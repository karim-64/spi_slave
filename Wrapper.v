==> flow/design.v <==
module spi_sync_ram #(
    parameter MEM_DEPTH = 256,
    parameter ADDR_SIZE = 8
)(
    input  [9:0] din,
    input  clk,
    input  rst_n,  
    input  rx_valid,
    output reg [7:0] dout,
    output reg tx_valid
);
    reg [7:0] mem [MEM_DEPTH-1:0];
    reg [7:0] addr;
    always @(posedge clk) begin
        if(~rst_n) begin
            dout     <= 0;
            tx_valid <= 0;
        end
        else if(rx_valid) begin
            case (din[9:8])
                2'b00 : addr      <= din[7:0];
                2'b01 : mem[addr] <= din[7:0];
                2'b10 : addr      <= din[7:0];
                2'b11 : begin
                    tx_valid  <= 1;
                    dout      <= mem[addr];
                end
            endcase
        end
        else 
            tx_valid <= 0;
    end
endmodule
module spi_slave_if #(
    parameter IDLE      = 3'b000,
    parameter CHK_CMD   = 3'b001,
    parameter WRITE     = 3'b010,
    parameter READ_ADD  = 3'b011,
    parameter READ_DATA = 3'b100
) (
    input            MOSI,       
    input            SS_n,       
    input            clk,
    input            rst_n,
    input      [7:0] tx_data,    
    input            tx_valid,   
    output reg       MISO,       
    output reg [9:0] rx_data,    
    output reg       rx_valid    
);
    (* fsm_encoding = "gray" *)
    reg [2:0] cs, ns;    
    reg [3:0] counter;   
    reg       rd_addr;   
    reg [9:0] data_in;   
    always @(*) begin
        case (cs)
            IDLE:    ns = (SS_n) ? IDLE : CHK_CMD;
            CHK_CMD: begin
                if (~SS_n)
                  if (MOSI) ns = (rd_addr) ? READ_DATA : READ_ADD;
                  else ns = WRITE;
                else ns = IDLE;
            end
            WRITE:   ns = (counter == 10 && SS_n == 1) ? IDLE : WRITE;
            READ_ADD: begin
                if (counter == 10 && SS_n == 1) ns = IDLE;
                else ns = READ_ADD;
            end
            READ_DATA: begin
                if (counter == 11 && SS_n == 1) ns = IDLE;
                else ns = READ_DATA;
            end
            default: ns = IDLE;
        endcase
    end
    always @(posedge clk) begin
        if (~rst_n) begin
            cs      <= IDLE;
            counter <= 3'b0;
            MISO    <= 0;
            rx_data <= 10'b0;
            rd_addr <= 0;
        end 
        else begin
            cs <= ns;
            if (cs == IDLE) counter <= 0;
            if (cs == WRITE || cs == READ_ADD) begin
                if (counter != 10) begin
                    data_in[9-counter] <= MOSI;   
                    counter <= counter + 1;
                end 
                else   
                    rx_data <= data_in;
                if (cs == READ_ADD)
                    rd_addr <= 1;   
            end 
            else if (cs == READ_DATA) begin
                if (counter < 2) begin   
                    data_in[9-counter] <= MOSI;   
                    counter <= counter + 1;
                end  
                else if (tx_valid) begin
                    data_in[7:0] <= tx_data;
                    rd_addr <= 0;
                    counter <= counter + 1;
                end else if (counter == 2)   
                    rx_data <= data_in;      
                else if (counter > 2 && counter < 11) begin
                    MISO    <= data_in[10-counter];  
                    counter <= counter + 1;
                end
            end
        end
    end
    always @(*) begin
        if (((cs == WRITE || cs == READ_ADD) && counter == 10) || (cs == READ_DATA && counter == 2))
            rx_valid = 1;
        else rx_valid = 0;
    end
endmodule
module SPI_slave_top_module(
    input  MOSI,
    input  SS_n,
    input  clk,
    input  rst_n,
    output MISO
);
    wire [9:0] rx_data;
    wire [7:0] tx_data;
    wire rx_valid, tx_valid;
    spi_slave_if SPI_Slave(
        .MOSI(MOSI),
        .SS_n(SS_n),    
        .clk(clk),
        .rst_n(rst_n),
        .tx_data(tx_data),      
        .tx_valid(tx_valid),    
        .MISO(MISO),
        .rx_data(rx_data),      
        .rx_valid(rx_valid)     
    );
    spi_sync_ram RAM(
        .din(rx_data),
        .clk(clk),
        .rst_n(rst_n), 
        .rx_valid(rx_valid),
        .dout(tx_data),
        .tx_valid(tx_valid)
    );
endmodule
### From RTL to reports: SPI_slave_top_module

What the tools print for SPI_slave_top_module, step after step.
Line numbers count from 1 in the design file above.
The mark - stands for no value.

| design | value |
|---|---|
| top module | SPI_slave_top_module |
| clock port | clk |
| cell library | sky130hd |
| timing corner | tt_025C_1v80 |

### Word-level counts

Yosys after proc, flatten, opt, wreduce and memory -nomap, before mapping. Memory bits, and registers merged into a memory's read port (data or address), are not among the register bits. Print and check cells are not counted. Equal cells are merged and count once.
Memory sizes are those after Yosys's memory passes, which may raise the word count (mostly to a power of two), join words into wider ones and drop unused or constant bits.

| storage and ports | value |
|---|---|
| bits in registers | 38 |
| memory bits (writable) | 2048 |
| clocked read ports x word width | 8 |
| memories | 1 |
| output and inout port bits | 1 |

| operators by class | value |
|---|---|
| add/subtract/negate cells | 4 |
| order comparisons | 3 |
| equal/unequal tests | 16 |
| shifts and indexed selects | 3 |
| mux-type cells | 43 |
| bitwise operators | 7 |
| reductions and logical operators | 25 |

Memory list:

| memory | depth | bits a word | rd ports | write ports | line | text |
|---|---|---|---|---|---|---|
| RAM.mem | 256 | 8 | 1 | 1 | 12 | `reg [7:0] mem [MEM_DEPTH-1:0];` |

Operator list:

| kind | number |
|---|---|
| two-way mux 10 bit | 9 |
| two-way mux 8 bit | 8 |
| variable shift 1 x 33 -> 10 bit | 1 |
| variable shift 1 x 33 -> 10 bit (first input constant) | 1 |
| negation 32 -> 33 bit | 1 |
| indexed select 10 x 32 -> 1 bit | 1 |
| two-way mux 4 bit | 8 |
| parallel mux 3 bit (select 5 bit) | 1 |
| AND reduction 4 bit | 3 |
| two-way mux 3 bit | 4 |
| bitwise AND 10 bit | 1 |
| bitwise OR 10 bit | 1 |
| inverter 10 bit | 1 |
| subtractor 4 x 4 -> 5 bit (first input constant) | 2 |
| two-way mux 1 bit | 9 |
| nonzero test 2 bit | 4 |
| equality test 4 bit (second input constant) | 2 |
| inequality test 2 x 1 -> 1 bit (second input constant) | 3 |
| equality test 3 x 2 -> 1 bit (second input constant) | 2 |
| AND reduction 6 bit | 1 |
| two-way mux 2 bit | 3 |
| logical AND 1 bit | 5 |
| AND reduction 5 bit | 1 |
| inverter 1 bit | 4 |
| equality test 2 bit (second input constant) | 2 |
| inequality test 2 bit (second input constant) | 2 |
| AND reduction 2 bit | 2 |
| adder 4 x 1 -> 4 bit (second input constant) | 1 |

Other operator kinds: 17; their cells: 18.

### Depth

Yosys ltp: most cells in a row. Word level: on the elaborated netlist, between registers, memories and ports. Mapped: between sequential cells and ports; inverters and the memories' decode and read muxes count.

| logic depth | value |
|---|---|
| depth in word-level cells | 9 |
| ABC_AREA | 0 |
| depth in mapped cells | 15 |
| gate-level depth less buffers | 14 |

### Mapped cells and area

Source: synth_stat.txt of the flow (Yosys; design flattened, memories mapped). It holds for the ABC_AREA given above (unset counts as 0); a run with the other value may have another netlist.

Cell types:

| type | number | area in all (µm²) |
|---|---|---|
| sky130_fd_sc_hd__edfxtp_1 | 2066 | 6.2E+04 |
| sky130_fd_sc_hd__mux4_2 | 438 | 9.86E+03 |
| sky130_fd_sc_hd__mux2i_1 | 256 | 2.56E+03 |
| sky130_fd_sc_hd__nor2_1 | 308 | 1.16E+03 |
| sky130_fd_sc_hd__dfxtp_1 | 30 | 600.576 |
| sky130_fd_sc_hd__buf_6 | 51 | 574.301 |
| sky130_fd_sc_hd__a22oi_1 | 57 | 427.91 |
| sky130_fd_sc_hd__mux4_1 | 16 | 420.403 |
| sky130_fd_sc_hd__nand2_1 | 96 | 360.346 |
| sky130_fd_sc_hd__o22ai_1 | 57 | 356.592 |
| sky130_fd_sc_hd__mux2_2 | 31 | 349.085 |
| sky130_fd_sc_hd__buf_2 | 62 | 310.298 |
| sky130_fd_sc_hd__a21oi_1 | 58 | 290.278 |
| sky130_fd_sc_hd__nor2b_1 | 43 | 269.008 |
| sky130_fd_sc_hd__o21ai_0 | 51 | 255.245 |
| sky130_fd_sc_hd__buf_4 | 31 | 232.723 |
| sky130_fd_sc_hd__clkbuf_1 | 61 | 228.97 |
| sky130_fd_sc_hd__buf_12 | 11 | 220.211 |

Other cell types: 61; their cells: 302.

| synthesis totals | value |
|---|---|
| cells in the netlist | 4025 |
| chip area (Yosys) | 82923.3 µm² |
| area of sequential cells | 62640.1 µm² |
| flip-flop cells | 2096 |
| buffers | 238 |

By module: a second synthesis without flattening, with its own total; a netlist apart from the flattened one above.

| unflattened totals | value |
|---|---|
| cells (unflattened synthesis) | 4107 |
| area total of the unflattened synthesis | 82631.8 µm² |

Rows give one instance, submodules left out.

By module:

| module | instances | cells | area (µm²) | seq. area (µm²) |
|---|---|---|---|---|
| spi_sync_ram | 1 | 3870 | 80497.2 | 61919.4 |
| spi_slave_if | 1 | 237 | 2134.5 | 720.7 |
| SPI_slave_top_module | 1 | 0 | 0.0 | 0.0 |

### Path before layout

Source: OpenSTA report_checks on the synthesized netlist (no wires, ideal clock, input and output delay 20% of the period each), path of least setup slack; recovery checks are left aside. Register names are those of the netlist, which keeps one name where synthesis merged equal registers.

| timing path post-synthesis | value |
|---|---|
| path type | register to register |
| start point | register SPI_Slave.rx_data[0] |
| end point | register RAM.addr[0] |
| period | 5.79 ns |
| library setup time | 0.858 ns |
| data arrival time | 3.409 ns |
| slack | 1.523 ns |
| path delay | 4.267 ns |
| driving pins on the path | 1 |
| period reached after synthesis | 4.267 ns |

"path delay" is the arrival time less input delay plus setup time.
"driving pins on the path" counts driving pins, that of a launching flip-flop among them; a cell with two outputs on the path counts twice.
"period reached after synthesis" is the clock period less the worst setup slack; recovery checks do not enter. This is arithmetic on one report: input and output delays are still those of the set period (20% each).
At most two assigning lines are given for a register; there are more.

| between the ends, post-synthesis | value |
|---|---|
| cells stage by stage | sky130_fd_sc_hd__dfxtp_1 |
| length of the longest elaborated chain | 0 |
| elaborated cells on any way between the ends | 0 |

Ends and longest elaborated chain, post-synthesis:

| element | line | text |
|---|---|---|
| from (decl) | 48 | `output reg [9:0] rx_data,` |
| from (assign) | 94 | `rx_data <= data_in;` |
| from (assign) | 108 | `rx_data <= data_in;` |
| to (assign) | 21 | `2'b00 : addr      <= din[7:0];` |
| to (assign) | 23 | `2'b10 : addr      <= din[7:0];` |
| to (decl) | 13 | `reg [7:0] addr;` |

### Worst path after layout

From the final timing report of run 1: the path of least setup slack in the routed layout; clock arrival at registers is part of the times.

| timing path after layout | value |
|---|---|
| path type | register to register |
| start point | register SPI_Slave.counter[3] |
| end point | memory RAM.mem[162][7] |
| period | 6.96 ns |
| library setup time | 0.31 ns |
| data arrival time | 5.45 ns |
| slack | 2.01 ns |
| driving pins on the path | 7 |

The rows between start and end are the longest chain of elaborated cells between them; the timing report does not say that the signal goes this way. Where chains are equally long, one stands for them.
Each line given opens the expression or statement behind the cell; cells for indexed reads and writes are added by Yosys, which also makes memories of some case tables.
At most two assigning lines are given for a register; there are more.
The path ends at the enable pin of a flip-flop; only ways to that pin are counted.

| between the ends, after layout | value |
|---|---|
| cells stage by stage | sky130_fd_sc_hd__dfxtp_1 > sky130_fd_sc_hd__o21ai_0 > sky130_fd_sc_hd__a21oi_1 > sky130_fd_sc_hd__nand4b_1 > sky130_fd_sc_hd__nor3_1 > sky130_fd_sc_hd__nand2_1 > sky130_fd_sc_hd__nor2_1 |
| length of the longest elaborated chain | 6 |
| elaborated cells on any way between the ends | 10 |
| those cells by class | eq/ne (2); mux (5); reduce/logical (3) |

Ends and longest elaborated chain, after layout:

| element | line | text |
|---|---|---|
| from (decl) | 53 | `reg [3:0] counter;` |
| from (assign) | 91 | `counter <= counter + 1;` |
| from (assign) | 101 | `counter <= counter + 1;` |
| equality test 4 bit | 117 | `if (((cs == WRITE \|\| cs == READ_ADD) && counter == 10) \|\| (cs == READ_DATA && counter == 2))` |
| logical AND 1 bit | 117 |  |
| logical OR 1 bit | 117 |  |
| two-way mux 1 bit | 117 |  |
| two-way mux 8 bit | 19 | `else if(rx_valid) begin` |
| two-way mux 8 bit | 15 | `if(~rst_n) begin` |
| to (decl) | 12 | `reg [7:0] mem [MEM_DEPTH-1:0];` |

Top module SPI_slave_top_module; platform sky130hd; tools Yosys and OpenROAD; 2 stored runs in no particular order. Input and output delays are each 20% of the period that was set; the output load is 0.01 pF.
"reached clock period" is the run's clock period less its worst setup slack. It is reckoned from that one timing run; input and output delays stay at 20% of the period that was set.
"overall power" rests on the timing tool's default activity at the inputs, not on a simulated workload.

## Run 1

==> flow/run.sh <==
#!/bin/bash
# the make line also repeats the synthesis and layout settings of config.mk as NAME=value (left out here)
make -C /OpenROAD-flow-scripts/flow DESIGN_CONFIG=/design/flow/config.mk WORK_HOME=/design/flow/orfs CLKGATE_MAP_FILE= finish
==> flow/config.mk <==
export PLATFORM = sky130hd
export DESIGN_NAME = SPI_slave_top_module
export DESIGN_NICKNAME = SPI_slave_top_module
export VERILOG_FILES = /design/flow/design.v
export SDC_FILE = /design/flow/constraint.sdc
export NUM_CORES = 4
export LEC_CHECK = 0
export CAP_MARGIN = 20
export CORE_MARGIN = 3
export CORE_UTILIZATION = 20
export CTS_CLUSTER_DIAMETER = 355
export CTS_CLUSTER_SIZE = 80
export GPL_ROUTABILITY_DRIVEN = 1
export HOLD_SLACK_MARGIN = 0.16
export PLACE_DENSITY = 0.61
export SLEW_MARGIN = 20
==> flow/constraint.sdc <==
create_clock -name core_clock -period 6.96 [get_ports {clk}]
set_input_delay 1.3920 -clock core_clock [delete_from_list [all_inputs] [get_ports {clk}]]
set_output_delay 1.3920 -clock core_clock [all_outputs]
set_load 0.01 [all_outputs]

| result of run 1 | value |
|---|---|
| netlist area reported by Yosys | 82923.3 µm² |
| total die area | 422377.0 µm² |
| area of the standard cells in the finished layout | 89849.9 µm² |
| setup slack of the worst path | 2.007 ns |
| summed negative setup slack | 0.000 ns |
| worst-case hold slack | 0.542 ns |
| overall power | 17.781 mW |
| reached clock period | 4.953 ns |

## Run 2

==> flow/run.sh <==
#!/bin/bash
# the make line also repeats the synthesis and layout settings of config.mk as NAME=value (left out here)
make -C /OpenROAD-flow-scripts/flow DESIGN_CONFIG=/design/flow/config.mk WORK_HOME=/design/flow/orfs CLKGATE_MAP_FILE= finish
==> flow/config.mk <==
export PLATFORM = sky130hd
export DESIGN_NAME = SPI_slave_top_module
export DESIGN_NICKNAME = SPI_slave_top_module
export VERILOG_FILES = /design/flow/design.v
export SDC_FILE = /design/flow/constraint.sdc
export NUM_CORES = 4
export LEC_CHECK = 0
export CAP_MARGIN = 20
export CELL_PAD_IN_SITES_DETAIL_PLACEMENT = 2
export CORE_ASPECT_RATIO = 0.9
export CORE_MARGIN = 2
export CORE_UTILIZATION = 63
export CTS_CLUSTER_DIAMETER = 306
export CTS_CLUSTER_SIZE = 89
export GPL_TIMING_DRIVEN = 0
export PLACE_DENSITY_LB_ADDON = 0.19
export SETUP_SLACK_MARGIN = 0.8
export SLEW_MARGIN = 20
export TNS_END_PERCENT = 30
==> flow/constraint.sdc <==
create_clock -name core_clock -period 8.7 [get_ports {clk}]
set_input_delay 1.7400 -clock core_clock [delete_from_list [all_inputs] [get_ports {clk}]]
set_output_delay 1.7400 -clock core_clock [all_outputs]
set_load 0.01 [all_outputs]

Run 2: not finished: placement ended with error DPL-0033
